==> flow/design.v <==
`timescale 1ns/100ps
module LED_blink (input wire CLK, output wire LED);
    reg [12:0] data = 0;
    assign LED = data[12];
    always@(posedge CLK)
        begin
            data <= data + 1;
        end
endmodule
# From RTL to reports: LED_blink
# What the tools print for LED_blink, step after step.
# Line numbers count from 1 in the design file above.
# Operators: Yosys type, input widths -> output width; for muxes data width and select width s.
# Cell names lack the library's common part.
setup:
  design: "LED_blink"
  clock: "CLK"
  lib: "sky130hd"
  lib_corner: "tt_025C_1v80"

# Word level
# Counts by Yosys on the flattened word-level netlist (proc, flatten, opt, wreduce; memories kept). Register bits leave out memories and registers merged into their read ports (data or address); mux counts leave out enables and synchronous resets folded into registers. Print and check cells are left out. Cells with the same type and inputs are merged into one.
word_totals:
  in_bits: 1
  output_inout_bits: 1
  ff_bits: 13
  word_cells: 2
classes:
  add_sub_neg: 1
op_table:
  columns: ["operator", "count"]
  rows:
  - ["$add 13x1->13 const B", 1]

# Depth
# Depth = most cells in a row (Yosys ltp): at word level without a register or memory, in the mapped netlist without a sequential cell, where the memories' decode and read muxes count.
depth:
  word_depth: 1
  ABC_AREA: 0
  depth_mapped: 4
  ltp_nobuf: 4

# Synthesis result
# Yosys stat after the flow's synthesis: flattened, memories mapped to cells. It holds for the ABC_AREA given above (unset counts as 0); a run with the other value may have another netlist.
# The area totals of this step are shown rounded.
synth_totals:
  stdcells: 44
  ff_cells: 13
  seqArea_um2: 260.2
  synth_area_um2: 489.2
  buf_cells: 0
by_type:
  columns: ["type", "count"]
  rows:
  - ["dfxtp_1", 13]
  - ["xnor2_1", 6]
  - ["xor2_1", 5]
  - ["nand2_1", 4]
  - ["nand3_1", 3]
  - ["ha_1", 1]
  - ["nand4_1", 2]
  - ["nand4_2", 1]
  - ["nor4_2", 1]
  - ["and4_2", 1]
  - ["nand3_2", 1]
  - ["nor3_1", 2]
  - ["and4_1", 1]
  - ["and2_1", 1]
  - ["inv_1", 1]
  - ["nor2_1", 1]

# Worst setup path after synthesis
# Path of least setup slack by OpenSTA after synthesis, without wires, with an ideal clock, recovery checks aside; 20% of the period is set as input and as output delay. Where synthesis merged equal registers, the netlist keeps one of their names.
synth_path:
  kind: "register -> register"
  from: "register data[0]"
  to: "register data[8]"
  setup_time_ps: 119
  launch_ps: 0
  path_delay_ps: 1147
  slack_ps: 513
  stages: 5
  arrival_time_ps: 1028
  clock_period_ps: 1660
  period_less_setup_slack_ps: 1147
# "path_delay_ps" = arrival - input delay + setup time.
# "stages": output pins that drive a net of the path, with the launching flip-flop's if there is one; two outputs of one cell count as two.
# "period_less_setup_slack_ps" is the clock period less the worst setup slack; recovery checks do not enter. This is arithmetic on one report: input and output delays are still those of the set period (20% each).
# The rows between start and end are the longest chain of elaborated cells between them; the timing report does not say that the signal goes this way. Where chains are equally long, one stands for them.
# A line is the first line of the expression or statement that the cell stems from. Yosys adds cells for indexed reads and writes and turns some case tables into memories.
synth_between:
  path_cell_list: "dfxtp_1 ha_1 and4_1 nand4_1 xnor2_1"
  elab_chain_len: 1
synth_lines:
  columns: ["item", "line", "text"]
  rows:
  - ["from (decl)", 3, "reg [12:0] data = 0;"]
  - ["from (assign)", 7, "data <= data + 1;"]
  - ["$add 13x1->13", 7, null]
  - ["to (assign)", 7, null]
  - ["to (decl)", 3, null]

# Worst path after layout
# Path of least setup slack in the final report of run 1 (OpenROAD, finished layout, wires in). Where an end is a register, its clock arrival counts in the times.
# The report prints the path's times to 10 ps; the period is as set.
layout_path:
  kind: "register -> register"
  from: "register data[0]"
  to: "register data[8]"
  launch_ps: 270
  slack_ps: -40
  arrival_time_ps: 1250
  clock_period_ps: 1040
  setup_time_ps: 110
  stages: 5
# The rows between start and end are the longest chain of elaborated cells between them; the timing report does not say that the signal goes this way. Where chains are equally long, one stands for them.
layout_between:
  path_cell_list: "dfxtp_2 ha_4 and4_4 nand4_1 xnor2_1"
  elab_chain_len: 1
layout_lines:
  columns: ["item", "line", "text"]
  rows:
  - ["from (decl)", 3, "reg [12:0] data = 0;"]
  - ["from (assign)", 7, "data <= data + 1;"]
  - ["$add 13x1->13", 7, null]
  - ["to (assign)", 7, null]
  - ["to (decl)", 3, null]

Below are 2 stored runs of the flow (Yosys, OpenROAD; platform sky130hd) on LED_blink, each with its settings and what was measured, unordered. Constraints: input delay and output delay 20% of the set period each, output load 0.01 pF.
"timing.achieved_period_ps": clock period set for the run, less the worst setup slack. It is reckoned from that one timing run; input and output delays stay at 20% of the period that was set.
"worstPathTime_ps" means the part of the period allowed to the worst setup path (the constraints hold back 20% at inputs and 20% at outputs) less its slack; where the path has registers, the arrival times of their clocks count too.
By "final_power_uw" is meant OpenSTA's value without simulated activity: inputs other than the clock are taken to toggle once in ten clock periods, and the tool carries that through the logic.
"worstPathTime_ps" is given in steps of 10 ps.
The results are shown rounded.

--- run 1 ---
==> flow/run.sh <==
#!/bin/bash
# the make line also repeats the synthesis and layout settings of config.mk as NAME=value (left out here)
make -C /OpenROAD-flow-scripts/flow DESIGN_CONFIG=/design/flow/config.mk WORK_HOME=/design/flow/orfs CLKGATE_MAP_FILE= finish
==> flow/config.mk <==
export PLATFORM = sky130hd
export DESIGN_NAME = LED_blink
export DESIGN_NICKNAME = LED_blink
export VERILOG_FILES = /design/flow/design.v
export SDC_FILE = /design/flow/constraint.sdc
export NUM_CORES = 4
export LEC_CHECK = 0
export CAP_MARGIN = 20
export CORE_MARGIN = 2
export CORE_UTILIZATION = 40
export SLEW_MARGIN = 20
==> flow/constraint.sdc <==
create_clock -name core_clock -period 1.04 [get_ports {CLK}]
set_input_delay 0.2080 -clock core_clock [delete_from_list [all_inputs] [get_ports {CLK}]]
set_output_delay 0.2080 -clock core_clock [all_outputs]
set_load 0.01 [all_outputs]

==> results, as YAML <==
results:
  final_power_uw: 802.1
  fin_tns_ps: -99
  timing.achieved_period_ps: 1082
  holdWs_ps: 459
  final_stdcell_area_um2: 648.1
  ys_area_um2: 489.2
  worst_setup_slack_ps: -42
  finalUtil_pct: 57.6
  die_area_um2: 1519
  worstPathTime_ps: 1080
  critical_path_kind: "register -> register"

--- run 2 ---
==> flow/run.sh <==
#!/bin/bash
# the make line also repeats the synthesis and layout settings of config.mk as NAME=value (left out here)
make -C /OpenROAD-flow-scripts/flow DESIGN_CONFIG=/design/flow/config.mk WORK_HOME=/design/flow/orfs CLKGATE_MAP_FILE= finish
==> flow/config.mk <==
export PLATFORM = sky130hd
export DESIGN_NAME = LED_blink
export DESIGN_NICKNAME = LED_blink
export VERILOG_FILES = /design/flow/design.v
export SDC_FILE = /design/flow/constraint.sdc
export NUM_CORES = 4
export LEC_CHECK = 0
export CAP_MARGIN = 20
export CELL_PAD_IN_SITES_GLOBAL_PLACEMENT = 0
export CORE_MARGIN = 2
export CORE_UTILIZATION = 24
export CTS_CLUSTER_DIAMETER = 59
export CTS_CLUSTER_SIZE = 67
export GPL_ROUTABILITY_DRIVEN = 1
export MAX_ROUTING_LAYER = met4
export PLACE_DENSITY_LB_ADDON = 0.03
export SLEW_MARGIN = 25
==> flow/constraint.sdc <==
create_clock -name core_clock -period 1.31 [get_ports {CLK}]
set_input_delay 0.2620 -clock core_clock [delete_from_list [all_inputs] [get_ports {CLK}]]
set_output_delay 0.2620 -clock core_clock [all_outputs]
set_load 0.01 [all_outputs]

==> results, as YAML <==
results:
  final_power_uw: 628.1
  fin_tns_ps: 0
  timing.achieved_period_ps: 1215
  holdWs_ps: 453
  final_stdcell_area_um2: 568.0
  ys_area_um2: 489.2
  worst_setup_slack_ps: 95
  finalUtil_pct: 29.3
  die_area_um2: 2416
  worstPathTime_ps: 1210
  critical_path_kind: "register -> register"
